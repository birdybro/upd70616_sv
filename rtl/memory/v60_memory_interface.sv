==> flow/design.v <==
module v60_memory_interface (
    input  logic                        clk,
    input  logic                        rst_n,
    input  logic                        cpu_req,
    input  logic                        cpu_wr,
    input  logic [1:0]                  cpu_size,      
    input  logic [32-1:0]  cpu_addr,
    input  logic [32-1:0]  cpu_wdata,
    output logic [32-1:0]  cpu_rdata,
    output logic                        cpu_ready,
    output logic                        mem_clk,
    output logic                        mem_ce_n,      
    output logic                        mem_oe_n,      
    output logic                        mem_we_n,      
    output logic [3:0]                  mem_be_n,      
    output logic [32-1:0]  mem_addr,
    inout  wire  [32-1:0]  mem_data,      
    input  logic                        mem_wait       
);
    typedef enum logic [2:0] {
        IDLE,
        READ_SETUP,
        READ_ACCESS,
        READ_HOLD,
        WRITE_SETUP,
        WRITE_ACCESS,
        WRITE_HOLD
    } mem_state_t;
    mem_state_t state, next_state;
    logic [32-1:0] read_data_reg;
    logic [32-1:0] write_data_reg;
    logic [3:0]                 byte_enables;
    logic                       data_oe;   
    always_comb begin
        byte_enables = 4'b1111;   
        case (cpu_size)
            2'b00: begin   
                case (cpu_addr[1:0])
                    2'b00: byte_enables = 4'b1110;
                    2'b01: byte_enables = 4'b1101;
                    2'b10: byte_enables = 4'b1011;
                    2'b11: byte_enables = 4'b0111;
                endcase
            end
            2'b01: begin   
                case (cpu_addr[1])
                    1'b0: byte_enables = 4'b1100;
                    1'b1: byte_enables = 4'b0011;
                endcase
            end
            2'b10: begin   
                byte_enables = 4'b0000;   
            end
            default: byte_enables = 4'b1111;   
        endcase
    end
    always_ff @(posedge clk or negedge rst_n) begin
        if (!rst_n) begin
            state <= IDLE;
        end else begin
            state <= next_state;
        end
    end
    always_comb begin
        next_state = state;
        case (state)
            IDLE: begin
                if (cpu_req) begin
                    if (cpu_wr) begin
                        next_state = WRITE_SETUP;
                    end else begin
                        next_state = READ_SETUP;
                    end
                end
            end
            READ_SETUP: begin
                next_state = READ_ACCESS;
            end
            READ_ACCESS: begin
                if (!mem_wait) begin
                    next_state = READ_HOLD;
                end
            end
            READ_HOLD: begin
                next_state = IDLE;
            end
            WRITE_SETUP: begin
                next_state = WRITE_ACCESS;
            end
            WRITE_ACCESS: begin
                if (!mem_wait) begin
                    next_state = WRITE_HOLD;
                end
            end
            WRITE_HOLD: begin
                next_state = IDLE;
            end
            default: begin
                next_state = IDLE;
            end
        endcase
    end
    always_comb begin
        mem_ce_n = 1'b1;
        mem_oe_n = 1'b1;
        mem_we_n = 1'b1;
        mem_be_n = 4'b1111;
        mem_addr = cpu_addr;
        data_oe = 1'b0;
        cpu_ready = 1'b0;
        case (state)
            IDLE: begin
                cpu_ready = 1'b1;
            end
            READ_SETUP, READ_ACCESS: begin
                mem_ce_n = 1'b0;
                mem_oe_n = 1'b0;
                mem_be_n = byte_enables;
            end
            READ_HOLD: begin
                cpu_ready = 1'b1;
            end
            WRITE_SETUP, WRITE_ACCESS: begin
                mem_ce_n = 1'b0;
                mem_we_n = 1'b0;
                mem_be_n = byte_enables;
                data_oe = 1'b1;
            end
            WRITE_HOLD: begin
                cpu_ready = 1'b1;
            end
        endcase
    end
    assign mem_data = data_oe ? write_data_reg : 32'hZZZZ_ZZZZ;
    always_ff @(posedge clk or negedge rst_n) begin
        if (!rst_n) begin
            read_data_reg <= 32'h0;
        end else if (state == READ_ACCESS && !mem_wait) begin
            read_data_reg <= mem_data;
        end
    end
    always_ff @(posedge clk or negedge rst_n) begin
        if (!rst_n) begin
            write_data_reg <= 32'h0;
        end else if (state == IDLE && cpu_req && cpu_wr) begin
            case (cpu_size)
                2'b00: begin   
                    case (cpu_addr[1:0])
                        2'b00: write_data_reg <= {24'h0, cpu_wdata[7:0]};
                        2'b01: write_data_reg <= {16'h0, cpu_wdata[7:0], 8'h0};
                        2'b10: write_data_reg <= {8'h0, cpu_wdata[7:0], 16'h0};
                        2'b11: write_data_reg <= {cpu_wdata[7:0], 24'h0};
                    endcase
                end
                2'b01: begin   
                    case (cpu_addr[1])
                        1'b0: write_data_reg <= {16'h0, cpu_wdata[15:0]};
                        1'b1: write_data_reg <= {cpu_wdata[15:0], 16'h0};
                    endcase
                end
                2'b10: begin   
                    write_data_reg <= cpu_wdata;
                end
                default: write_data_reg <= cpu_wdata;
            endcase
        end
    end
    always_comb begin
        cpu_rdata = read_data_reg;
        case (cpu_size)
            2'b00: begin   
                case (cpu_addr[1:0])
                    2'b00: cpu_rdata = {{24{read_data_reg[7]}}, read_data_reg[7:0]};
                    2'b01: cpu_rdata = {{24{read_data_reg[15]}}, read_data_reg[15:8]};
                    2'b10: cpu_rdata = {{24{read_data_reg[23]}}, read_data_reg[23:16]};
                    2'b11: cpu_rdata = {{24{read_data_reg[31]}}, read_data_reg[31:24]};
                endcase
            end
            2'b01: begin   
                case (cpu_addr[1])
                    1'b0: cpu_rdata = {{16{read_data_reg[15]}}, read_data_reg[15:0]};
                    1'b1: cpu_rdata = {{16{read_data_reg[31]}}, read_data_reg[31:16]};
                endcase
            end
            2'b10: begin   
                cpu_rdata = read_data_reg;
            end
            default: cpu_rdata = read_data_reg;
        endcase
    end
    assign mem_clk = clk;
endmodule
======== From RTL to reports: v60_memory_interface ========
The steps from the RTL of v60_memory_interface to its reports follow in flow order.
Line numbers count from 1 in the design file above.
Cell names lack the library's common part.
A cell with n/a has no value.
inputs
  top module .............................. v60_memory_interface
  clock ................................... clk
  standard-cell library ................... sky130hd
  corner .................................. tt_025C_1v80

======== After elaboration ========
Yosys after proc, flatten, opt, wreduce and memory -nomap, before mapping. Memory bits, and registers merged into a memory's read port (data or address), are not among the register bits. Print and check cells are not counted. Equal cells are merged and count once.
bit counts
  memory bits (read-only) ................. 0
  memories kept ........................... 0
  elaborated cells ........................ 51
  input port bits ......................... 71
  latch bits .............................. 0
  register bits after elaboration ......... 67
  bits in writable memories ............... 0
  clocked read ports x word width ......... 0
  output and inout port bits .............. 105
operators by class
  add/subtract/negate cells ............... 0
  div/mod/pow operators ................... 0
  equality and inequality tests ........... 14
  reduce/logical cells .................... 12
  multipliers ............................. 0
  bitwise gates (word level) .............. 1
  magnitude comparators ................... 0
  mux-type cells .......................... 21
  shift operators ......................... 0
operators with widths
  kind                                                      number
  32-bit parallel mux with 4-bit select                     2
  32-bit parallel mux with 2-bit select                     4
  32-bit two-way mux                                        1
  4-bit parallel mux with 4-bit select                      1
  3-bit parallel mux with 5-bit select                      1
  4-bit parallel mux with 3-bit select                      1
  3-bit two-way mux                                         4
  3-bit == test with constant B                             3
  4-bit parallel mux with 2-bit select                      1
  2-bit == test with constant B                             3
  2-bit != test with constant B                             3
  3-bit by 2-bit == test with 1-bit output with constant B  2
  1-bit two-way mux                                         5
  2-bit by 1-bit == test with 1-bit output with constant B  2
  2-bit logical NOT                                         2
  2-bit OR reduction                                        2
  4-bit OR reduction                                        1
  4-bit two-way mux                                         1
  1-bit logical AND                                         3
  3-bit by 1-bit == test with 1-bit output with constant B  1
  3-bit logical NOT                                         1
  3-bit AND reduction                                       1
  3-bit OR reduction                                        1
  1-bit inverter                                            1
  1-bit logical NOT                                         1

======== Longest topological paths ========
Yosys ltp: most cells in a row. Word level: on the elaborated netlist, between registers, memories and ports. Mapped: between sequential cells and ports; inverters and the memories' decode and read muxes count.
logic depth
  depth after elaboration ................. 4
  ABC_AREA ................................ 0
  depth in mapped cells ................... 6
  mapped depth without buffers ............ 4

======== Mapped cells and area ========
Source: synth_stat.txt of the flow (Yosys; design flattened, memories mapped). It holds for the ABC_AREA given above (unset counts as 0); a run with the other value may have another netlist.
Totals and module areas in this step are rounded.
synthesis totals
  synthesis area .......................... 3819 um2
  cell count .............................. 408
  sequential area ......................... 1778 um2
  buffers ................................. 63
  flip-flop cells ......................... 71
cells by type
  cell type  number  total area (um2)
  dfrtp_1    70      1751.68
  nand2_1    85      319.056
  mux2_2     25      281.52
  buf_4      33      247.738
  o21ai_0    42      210.202
  nor2_1     25      93.84
  nor2b_1    14      87.584
  a222oi_1   8       80.077
  a221o_1    7       70.067
  a221oi_1   8       70.067
  a32oi_1    8       70.067
  mux2i_1    7       70.067
  clkbuf_1   18      67.565
  a31oi_1    8       50.048
  o22ai_1    8       50.048
  buf_2      9       45.043
  inv_1      10      37.536
  dfstp_2    1       26.275
Not listed: further types 16, cells in them 22.

Subject: v60_memory_interface on sky130hd, stored results

Hello all,

v60_memory_interface through Yosys and OpenROAD on sky130hd: 2 stored runs, unordered, with their settings and measured results. The constraints put input and output delay at 20% of the set period each and load the outputs with 0.01 pF.
"achieved period" = clock period - worst setup slack. The figure is calculated, with input and output delays left at 20% of the set period.
"time of the worst setup path" = time allowed to the worst setup path (clock period - input delay - output delay, where it has them) - its slack; a late launch clock adds to it, a late capture clock takes from it.
By "power consumption" is meant OpenSTA's value without simulated activity: inputs other than the clock are taken to toggle once in ten clock periods, and the tool carries that through the logic.
Values from the reports are rounded here.

======== flow run 1 ========
==> flow/run.sh <==
#!/bin/bash
# the make line also repeats the synthesis and layout settings of config.mk as NAME=value (left out here)
make -C /OpenROAD-flow-scripts/flow DESIGN_CONFIG=/design/flow/config.mk WORK_HOME=/design/flow/orfs CLKGATE_MAP_FILE= finish
==> flow/config.mk <==
export PLATFORM = sky130hd
export DESIGN_NAME = v60_memory_interface
export DESIGN_NICKNAME = v60_memory_interface
export VERILOG_FILES = /design/flow/design.v
export SDC_FILE = /design/flow/constraint.sdc
export NUM_CORES = 4
export LEC_CHECK = 0
export ABC_AREA = 0
export CAP_MARGIN = 30
export CELL_PAD_IN_SITES_DETAIL_PLACEMENT = 1
export CORE_ASPECT_RATIO = 0.51
export CORE_MARGIN = 2
export CORE_UTILIZATION = 51
export GPL_TIMING_DRIVEN = 1
export MAX_ROUTING_LAYER = met4
export PLACE_DENSITY_LB_ADDON = 0.07
export SLEW_MARGIN = 20
==> flow/constraint.sdc <==
create_clock -name core_clock -period 1.33 [get_ports {clk}]
set_input_delay 0.2660 -clock core_clock [delete_from_list [all_inputs] [get_ports {clk}]]
set_output_delay 0.2660 -clock core_clock [all_outputs]
set_load 0.01 [all_outputs]

-------- flow run 1 --------
  unfinished; error DPL-0033 in clock tree synthesis

======== flow run 2 ========
==> flow/run.sh <==
#!/bin/bash
# the make line also repeats the synthesis and layout settings of config.mk as NAME=value (left out here)
make -C /OpenROAD-flow-scripts/flow DESIGN_CONFIG=/design/flow/config.mk WORK_HOME=/design/flow/orfs CLKGATE_MAP_FILE= finish
==> flow/config.mk <==
export PLATFORM = sky130hd
export DESIGN_NAME = v60_memory_interface
export DESIGN_NICKNAME = v60_memory_interface
export VERILOG_FILES = /design/flow/design.v
export SDC_FILE = /design/flow/constraint.sdc
export NUM_CORES = 4
export LEC_CHECK = 0
export CAP_MARGIN = 20
export CORE_MARGIN = 2
export CORE_UTILIZATION = 40
export SETUP_SLACK_MARGIN = -0.11
export SLEW_MARGIN = 20
==> flow/constraint.sdc <==
create_clock -name core_clock -period 2.32 [get_ports {clk}]
set_input_delay 0.4640 -clock core_clock [delete_from_list [all_inputs] [get_ports {clk}]]
set_output_delay 0.4640 -clock core_clock [all_outputs]
set_load 0.01 [all_outputs]

-------- measured, flow run 2 --------
  cell area after synthesis ............... 3819 um2
  area of the die ......................... 10340 um2
  standard-cell area of the final layout .. 5321 um2
  utilization ............................. 57.6%
  setup slack of the worst path ........... -0.295 ns
  post-route setup TNS .................... -6.069 ns
  worst hold slack in the final report .... 0.127 ns
  power consumption ....................... 0.00593 W
  achieved period ......................... 2.615 ns
  time of the worst setup path ............ 2.15 ns
  class of the worst setup path ........... register -> output

Thanks
